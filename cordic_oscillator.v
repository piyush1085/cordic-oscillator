==> flow/design.v <==
module cordic_oscillator #(
    parameter SFIXED_WIDTH = 32,            
    parameter CORDIC_WIDTH = 16,            
    parameter SFIXED_TWO_PI = 32'h6487ED51,          
    parameter SFIXED_ZERO   = 32'd0,
    parameter CORDIC_GAIN   = 16'h26DD           
	 )(
    input  wire                      clk,
    input  wire                      rst,
    input  wire                      ce,
    input  wire signed [SFIXED_WIDTH-1:0] tuning_word,
    output wire signed [CORDIC_WIDTH-1:0] sin_out,
    output wire signed [CORDIC_WIDTH-1:0] cos_out,
    output wire                      valid_out
);
    reg signed [SFIXED_WIDTH-1:0] phase_acc = {SFIXED_WIDTH{1'b0}};
    reg signed [SFIXED_WIDTH-1:0] next_phase;
    always @(posedge clk) begin
        if (rst) begin
            phase_acc <= {SFIXED_WIDTH{1'b0}};
        end
		  else if (ce) begin
            next_phase = phase_acc + tuning_word;
            if (next_phase > SFIXED_TWO_PI)
                phase_acc <= SFIXED_ZERO;
            else
                phase_acc <= next_phase;
        end
    end
    wire signed [CORDIC_WIDTH-1:0] x_fixed  = CORDIC_GAIN;   
    wire signed [CORDIC_WIDTH-1:0] y_fixed  = {CORDIC_WIDTH{1'b0}};
    wire signed [CORDIC_WIDTH-1:0] x_out;
    wire signed [CORDIC_WIDTH-1:0] y_out;
    wire        valid_pipe;
	 cordic_pipelined cordic_inst (
        .clk       (clk),
        .rst       (rst),
        .x_in      (x_fixed),
        .y_in      (y_fixed),
        .z_in      (phase_acc[19:0]),
        .x_out     (x_out),
        .y_out     (y_out),
        .z_out     (),           
        .valid_in  (1'b1),
        .valid_out (valid_pipe)
    );
    assign sin_out   = y_out;
    assign cos_out   = x_out;
    assign valid_out = valid_pipe;
endmodule
module cordic_pipelined #(
    parameter MODE                    = 0,      
    parameter STAGES                  = 16,
    parameter CORDIC_WIDTH            = 16,
    parameter CORDIC_INTERNAL_WIDTH   = 20,
    parameter SFIXED_ZERO             = 32'd0,
    parameter SFIXED_PI               = 32'h3243F6A8,
    parameter SFIXED_PI_OVER_2        = 32'h1921FB54,
    parameter SFIXED_TWO_PI           = 32'h6487ED51
)(
    input  wire                                clk,
    input  wire                                rst,
    input  wire                                valid_in,
    input  wire  signed [CORDIC_WIDTH-1:0]      x_in,
    input  wire  signed [CORDIC_WIDTH-1:0]      y_in,
    input  wire  signed [CORDIC_INTERNAL_WIDTH-1:0] z_in,
    output reg                                 valid_out,
    output wire signed [CORDIC_WIDTH-1:0]      x_out,
    output wire signed [CORDIC_WIDTH-1:0]      y_out,
    output wire signed [CORDIC_WIDTH-1:0]      z_out
);
    wire signed [31:0] ANGLES [0:31];
    assign ANGLES[0]  = 32'h0000C90F;
    assign ANGLES[1]  = 32'h00007253;
    assign ANGLES[2]  = 32'h00003924;
    assign ANGLES[3]  = 32'h00001C9A;
    assign ANGLES[4]  = 32'h00000E4D;
	 assign ANGLES[5]  = 32'h00000726;
    assign ANGLES[6]  = 32'h00000393;
    assign ANGLES[7]  = 32'h000001CA;
    assign ANGLES[8]  = 32'h000000E5;
    assign ANGLES[9]  = 32'h00000072;
    assign ANGLES[10] = 32'h00000039;
    assign ANGLES[11] = 32'h0000001C;
	  assign ANGLES[12] = 32'h0000000E;
    assign ANGLES[13] = 32'h00000007;
    assign ANGLES[14] = 32'h00000003;
    assign ANGLES[15] = 32'h00000001;
    assign ANGLES[16] = 32'h00000001;
    assign ANGLES[17] = 32'h00000000;
    assign ANGLES[18] = 32'h00000000;
	  assign ANGLES[19] = 32'h00000000;
    assign ANGLES[20] = 32'h00000000;
    assign ANGLES[21] = 32'h00000000;
    assign ANGLES[22] = 32'h00000000;
    assign ANGLES[23] = 32'h00000000;
    assign ANGLES[24] = 32'h00000000;
    assign ANGLES[25] = 32'h00000000;
    assign ANGLES[26] = 32'h00000000;
    assign ANGLES[27] = 32'h00000000;
	  assign ANGLES[28] = 32'h00000000;
    assign ANGLES[29] = 32'h00000000;
    assign ANGLES[30] = 32'h00000000;
    assign ANGLES[31] = 32'h00000000;
	  reg signed [CORDIC_INTERNAL_WIDTH-1:0] x_pipe [0:STAGES];
    reg signed [CORDIC_INTERNAL_WIDTH-1:0] y_pipe [0:STAGES];
    reg signed [CORDIC_INTERNAL_WIDTH-1:0] z_pipe [0:STAGES];
    reg [1:0]  quadrant_stages [0:STAGES];
    reg        valid_pipe      [0:STAGES];
    reg signed [CORDIC_INTERNAL_WIDTH-1:0] x_corrected,y_corrected,z_wrapped;
    always @(posedge clk) begin
      if (rst) begin
         x_pipe[0] <= 0; y_pipe[0] <= 0; z_pipe[0] <= 0;
         quadrant_stages[0] <= 2'b00;
         valid_pipe[0] <= 0;
      end else begin
         z_wrapped = z_in;
         if (z_wrapped >  SFIXED_PI)   z_wrapped =  z_wrapped-SFIXED_TWO_PI;
         else if (z_wrapped <= -SFIXED_PI) z_wrapped =  z_wrapped+SFIXED_TWO_PI;
         if((z_wrapped>=SFIXED_ZERO)&&(z_wrapped<=SFIXED_PI_OVER_2)) begin
            quadrant_stages[0]<=2'b00;  z_pipe[0]<=z_wrapped;
         end
			else if((z_wrapped>SFIXED_PI_OVER_2)&&((z_wrapped<=SFIXED_PI)||(z_wrapped>= -SFIXED_PI_OVER_2))) begin
            quadrant_stages[0]<=2'b01;  z_pipe[0]<=SFIXED_PI-z_wrapped;
         end
         else if((z_wrapped<SFIXED_ZERO)&&(z_wrapped>=-SFIXED_PI_OVER_2)) begin
            quadrant_stages[0]<=2'b11;  z_pipe[0]<= -z_wrapped;
         end
			else begin
            quadrant_stages[0]<=2'b10;  z_pipe[0]<= -(SFIXED_PI+z_wrapped);
         end
         x_pipe[0] <= {{(CORDIC_INTERNAL_WIDTH-CORDIC_WIDTH){x_in[CORDIC_WIDTH-1]}},x_in};
         y_pipe[0] <= {{(CORDIC_INTERNAL_WIDTH-CORDIC_WIDTH){y_in[CORDIC_WIDTH-1]}},y_in};
         valid_pipe[0] <= valid_in;
      end
   end
   genvar i;
   generate
      for (i=0; i<STAGES; i=i+1) begin : STAGES_GEN
         reg signed [CORDIC_INTERNAL_WIDTH-1:0] angle, dx, dy;
         reg sigma;
         always @(posedge clk) begin
           angle = ANGLES[i];
           sigma = (MODE==0) ? z_pipe[i][CORDIC_INTERNAL_WIDTH-1] : y_pipe[i][CORDIC_INTERNAL_WIDTH-1];
            dx    = (y_pipe[i] >>> i);
            dy    = (x_pipe[i] >>> i);
            if (sigma==0) begin
               x_pipe[i+1] <= x_pipe[i] - dx;
               y_pipe[i+1] <= y_pipe[i] + dy;
               z_pipe[i+1] <= z_pipe[i] - angle;
            end else begin
              x_pipe[i+1] <= x_pipe[i] + dx;
               y_pipe[i+1] <= y_pipe[i] - dy;
               z_pipe[i+1] <= z_pipe[i] + angle;
            end
            valid_pipe[i+1]      <= valid_pipe[i];
            quadrant_stages[i+1] <= quadrant_stages[i];
         end
      end
   endgenerate
	 always @(posedge clk) begin
      case(quadrant_stages[STAGES])
         2'b00:  begin x_corrected <=  x_pipe[STAGES]; y_corrected <= y_pipe[STAGES]; end
         2'b11:  begin x_corrected <=  x_pipe[STAGES]; y_corrected <= -y_pipe[STAGES];end
         default:begin x_corrected <= -x_pipe[STAGES]; y_corrected <=  y_pipe[STAGES];end
      endcase
      valid_out <= valid_pipe[STAGES];
   end
   assign x_out = x_corrected[CORDIC_WIDTH-1:0];
   assign y_out = y_corrected[CORDIC_WIDTH-1:0];
   assign z_out = z_pipe[STAGES][CORDIC_WIDTH-1:0];
endmodule
# Step by step through the tools: cordic_oscillator
# What the tools print for cordic_oscillator, step after step.
# Lines are those of the file above, counted from 1.
# Cell names lack the library's common part.
design:
  design: "cordic_oscillator"
  clock_port: "clk"
  cell_library: "sky130hd"
  lib_corner: "tt_025C_1v80"

# After elaboration
# Source: Yosys, flattened and elaborated. Widths are those after wreduce. Registers that Yosys merges into a memory's read port (data or address) are not register bits. Print and check cells do not count. Equal cells are merged and count once.
word_totals:
  reg_bits: 1076
  out_inout_bits: 33
classes:
  addsub: 100
  cmp: 9
  eq_ne: 1
  mux: 59
  reduce_logical: 8
op_table:
  columns: ["cell", "n"]
  rows:
  - ["2-to-1 mux 20 bit", 50]
  - ["2-to-1 mux 16 bit", 4]
  - ["adder 20 x 14 -> 20 bit", 3]
  - ["subtractor 20 x 14 -> 20 bit", 3]
  - ["adder 20 x 10 -> 20 bit", 2]
  - ["subtractor 20 x 10 -> 20 bit", 2]
  - ["adder 20 x 11 -> 20 bit", 2]
  - ["subtractor 20 x 11 -> 20 bit", 2]
  - ["adder 20 x 12 -> 20 bit", 2]
  - ["subtractor 20 x 12 -> 20 bit", 2]
  - ["adder 20 x 13 -> 20 bit", 2]
  - ["subtractor 20 x 13 -> 20 bit", 2]
  - ["adder 20 x 15 -> 20 bit", 2]
  - ["subtractor 20 x 15 -> 20 bit", 2]
  - ["adder 20 x 16 -> 20 bit", 2]
  - ["subtractor 20 x 16 -> 20 bit", 2]
  - ["adder 20 x 17 -> 20 bit", 2]
  - ["subtractor 20 x 17 -> 20 bit", 2]
  - ["adder 20 x 18 -> 20 bit", 2]
  - ["subtractor 20 x 18 -> 20 bit", 2]
  - ["adder 20 x 6 -> 20 bit", 2]
  - ["subtractor 20 x 6 -> 20 bit", 2]
  - ["adder 20 x 7 -> 20 bit", 2]
  - ["subtractor 20 x 7 -> 20 bit", 2]
  - ["adder 20 x 8 -> 20 bit", 2]
  - ["subtractor 20 x 8 -> 20 bit", 2]
  - ["adder 20 x 9 -> 20 bit", 2]
  - ["subtractor 20 x 9 -> 20 bit", 2]
# Not listed: further kinds 60, cells in them 69.

# Depth
# Longest topological path by Yosys (ltp), each cell counted once; first at word level (registers and memories cut), then after technology mapping (sequential cells cut; the memories' decode and read muxes count).
logic_depth:
  word_depth: 9
  ABC_AREA: 0
  mapped_depth: 17
  mapped_depth_nobuf: 17

# Mapped cells and area
# Source: synth_stat.txt of the flow (Yosys; design flattened, memories mapped). It holds for the ABC_AREA given above (unset counts as 0); a run with the other value may have another netlist.
synth_totals:
  cell_count: 7295
  area_mm2: 0.0636273
  seq_area_mm2: 0.0195187
  ff_cells: 975
types:
  columns: ["cell", "n"]
  rows:
  - ["dfxtp_1", 975]
  - ["ha_1", 894]
  - ["xnor2_1", 632]
  - ["a21oi_1", 639]
  - ["xor2_1", 315]
  - ["nor2_1", 682]
  - ["o21ai_0", 398]
  - ["inv_1", 423]
  - ["nand2_1", 402]
  - ["a21o_1", 193]
  - ["nor3_1", 270]
  - ["fa_1", 44]
  - ["a211oi_1", 109]
  - ["nand3_1", 143]
  - ["o21a_1", 91]
  - ["o21bai_1", 73]
  - ["and3_1", 82]
  - ["a31oi_1", 72]
# Other cell types: 55; their cells: 858.
# The figures by module come from a second, unflattened synthesis with its own total; it is not the netlist above.
hier_totals:
  hier_cells: 8052
  hier_area_mm2: 0.0713447
# Rows give one instance, submodules left out.
modules:
  columns: ["mod", "n_inst", "cells", "mod_area_mm2"]
  rows:
  - ["cordic_pipelined", 1, 7574, 0.0676661]
  - ["cordic_oscillator", 1, 478, 0.0036785]

# Path before layout
# OpenSTA on the mapped netlist: ideal clock, no wires. The path of least setup slack (recovery checks aside). Input and output delay are each 20% of the period. Register names are those of the netlist, which keeps one name where synthesis merged equal registers.
synth_path:
  kind: "input -> register"
  startpoint: "input (name not given)"
  endpoint: "register phase_acc[13]"
  tclk_ns: 5.42
  launch_ns: 1.084
  t_arrival_ns: 4.204
  t_required_ns: 5.282
  setup_slack_ns: 1.078
  path_delay_ns: 3.258
  driving_pins: 15
  n_path_buf: 1
  synth_period_reached_ns: 4.342
# "path_delay_ns" = arrival - input delay + setup time.
# "driving_pins": output pins that drive a net of the path, with the launching flip-flop's if there is one; two outputs of one cell count as two.
# "synth_period_reached_ns" = period - worst setup slack (recovery checks aside). The figure is calculated, with input and output delays left at 20% of the set period.
# The rows between start and end are the longest chain of elaborated cells between them; the timing report does not say that the signal goes this way. Where chains are equally long, one stands for them.
# Each line given opens the expression or statement behind the cell; cells for indexed reads and writes are added by Yosys, which also makes memories of some case tables.
# At most two assigning lines are given for a register; there are more.
synth_between:
  cell_sequence: "ha_1 inv_1 fa_1 nor2b_1 o31a_1 o21ai_0 a211o_1 xor2_1 or4_1 or3_1 o211ai_2 a211oi_1 o21ai_4 buf_6 o211ai_1"
  elab_chain_len: 3
  cone_cells: 3
  cone_lines: 2
synth_rtl:
  columns: ["item", "line", "source"]
  rows:
  - ["start: declaration", 11, null]
  - ["adder 32 bit", 23, null]
  - ["greater-than comparator 32 x 31 -> 1 bit", 24, "if (next_phase > SFIXED_TWO_PI)"]
  - ["2-to-1 mux 32 bit", 24, null]
  - ["end: assignment", 25, "phase_acc <= SFIXED_ZERO;"]
  - ["end: assignment", 27, "phase_acc <= next_phase;"]
  - ["end: declaration", 16, "reg signed [SFIXED_WIDTH-1:0] phase_acc = {SFIXED_WIDTH{1'b0}};"]

# Worst path after layout
# Path of least setup slack in the final report of record 2 (OpenROAD, finished layout, wires in). Where an end is a register, its clock arrival counts in the times.
layout_path:
  kind: "input -> register"
  startpoint: "input (name not given)"
  endpoint: "register phase_acc[26]"
  tclk_ns: 3.47
  launch_ns: 0.69
  t_arrival_ns: 4.35
  t_required_ns: 4.07
  setup_slack_ns: -0.28
  driving_pins: 16
  n_path_buf: 4
# The rows between start and end are the longest chain of elaborated cells between them; the timing report does not say that the signal goes this way. Where chains are equally long, one stands for them.
# At most two assigning lines are given for a register; there are more.
layout_between:
  cell_sequence: "clkdlybuf4s50_1 ha_1 nand3_2 or3_4 o21ai_4 a41o_1 xnor2_1 or4_1 or3_4 o211ai_4 buf_6 a211oi_4 o21ai_4 buf_12 buf_12 o211ai_1"
  elab_chain_len: 3
  cone_cells: 3
  cone_lines: 2
layout_rtl:
  columns: ["item", "line", "source"]
  rows:
  - ["start: declaration", 11, null]
  - ["adder 32 bit", 23, null]
  - ["greater-than comparator 32 x 31 -> 1 bit", 24, "if (next_phase > SFIXED_TWO_PI)"]
  - ["2-to-1 mux 32 bit", 24, null]
  - ["end: assignment", 25, "phase_acc <= SFIXED_ZERO;"]
  - ["end: assignment", 27, "phase_acc <= next_phase;"]
  - ["end: declaration", 16, "reg signed [SFIXED_WIDTH-1:0] phase_acc = {SFIXED_WIDTH{1'b0}};"]

# Below are 2 stored runs of the flow (Yosys, OpenROAD; platform sky130hd) on cordic_oscillator, each with its settings and what was measured, unordered. Constraints: input delay and output delay 20% of the set period each, output load 0.01 pF.
# "period_reached_ns" is the run's clock period less its worst setup slack. It is reckoned from that one timing run; input and output delays stay at 20% of the period that was set.
# "critical_path_time_ns": the worst setup path's part of the clock period (all of it between registers, 20% less for each end at a port) less its slack. A launch clock that arrives late makes it longer, a capture clock that arrives late makes it shorter.
runs:
  - name: "record 1"
    settings:
      period_ns: 5.69
      CORE_UTILIZATION: 70
      PLACE_DENSITY_LB_ADDON: 0.17
      HOLD_SLACK_MARGIN: -0.01
      CELL_PAD_IN_SITES_DETAIL_PLACEMENT: 1
      GPL_ROUTABILITY_DRIVEN: 0
      CAP_MARGIN: 30
      MAX_ROUTING_LAYER: "met5"
      CORE_MARGIN: 2
      SLEW_MARGIN: 20
    outcome: "incomplete, placement halted on DPL-0033"
  - name: "record 2"
    settings:
      period_ns: 3.47
      CORE_UTILIZATION: 48
      SETUP_SLACK_MARGIN: 0.14
      PLACE_DENSITY_LB_ADDON: 0.07
      CORE_ASPECT_RATIO: 1.62
      CORE_MARGIN: 7
      GPL_ROUTABILITY_DRIVEN: 0
      CAP_MARGIN: 0
      SLEW_MARGIN: 35
    results:
      synth_chip_area_mm2: 0.0636273
      total_die_area_mm2: 0.143245
      finalCellArea_mm2: 0.0848076
      fin_util_pct: 64.6
      fin_ws_ns: -0.278
      setup_tns_ns: -7.219
      ws_hold_ns: 0.322
      period_reached_ns: 3.748
      critical_path_time_ns: 3.05
      path_kind: "input -> register"
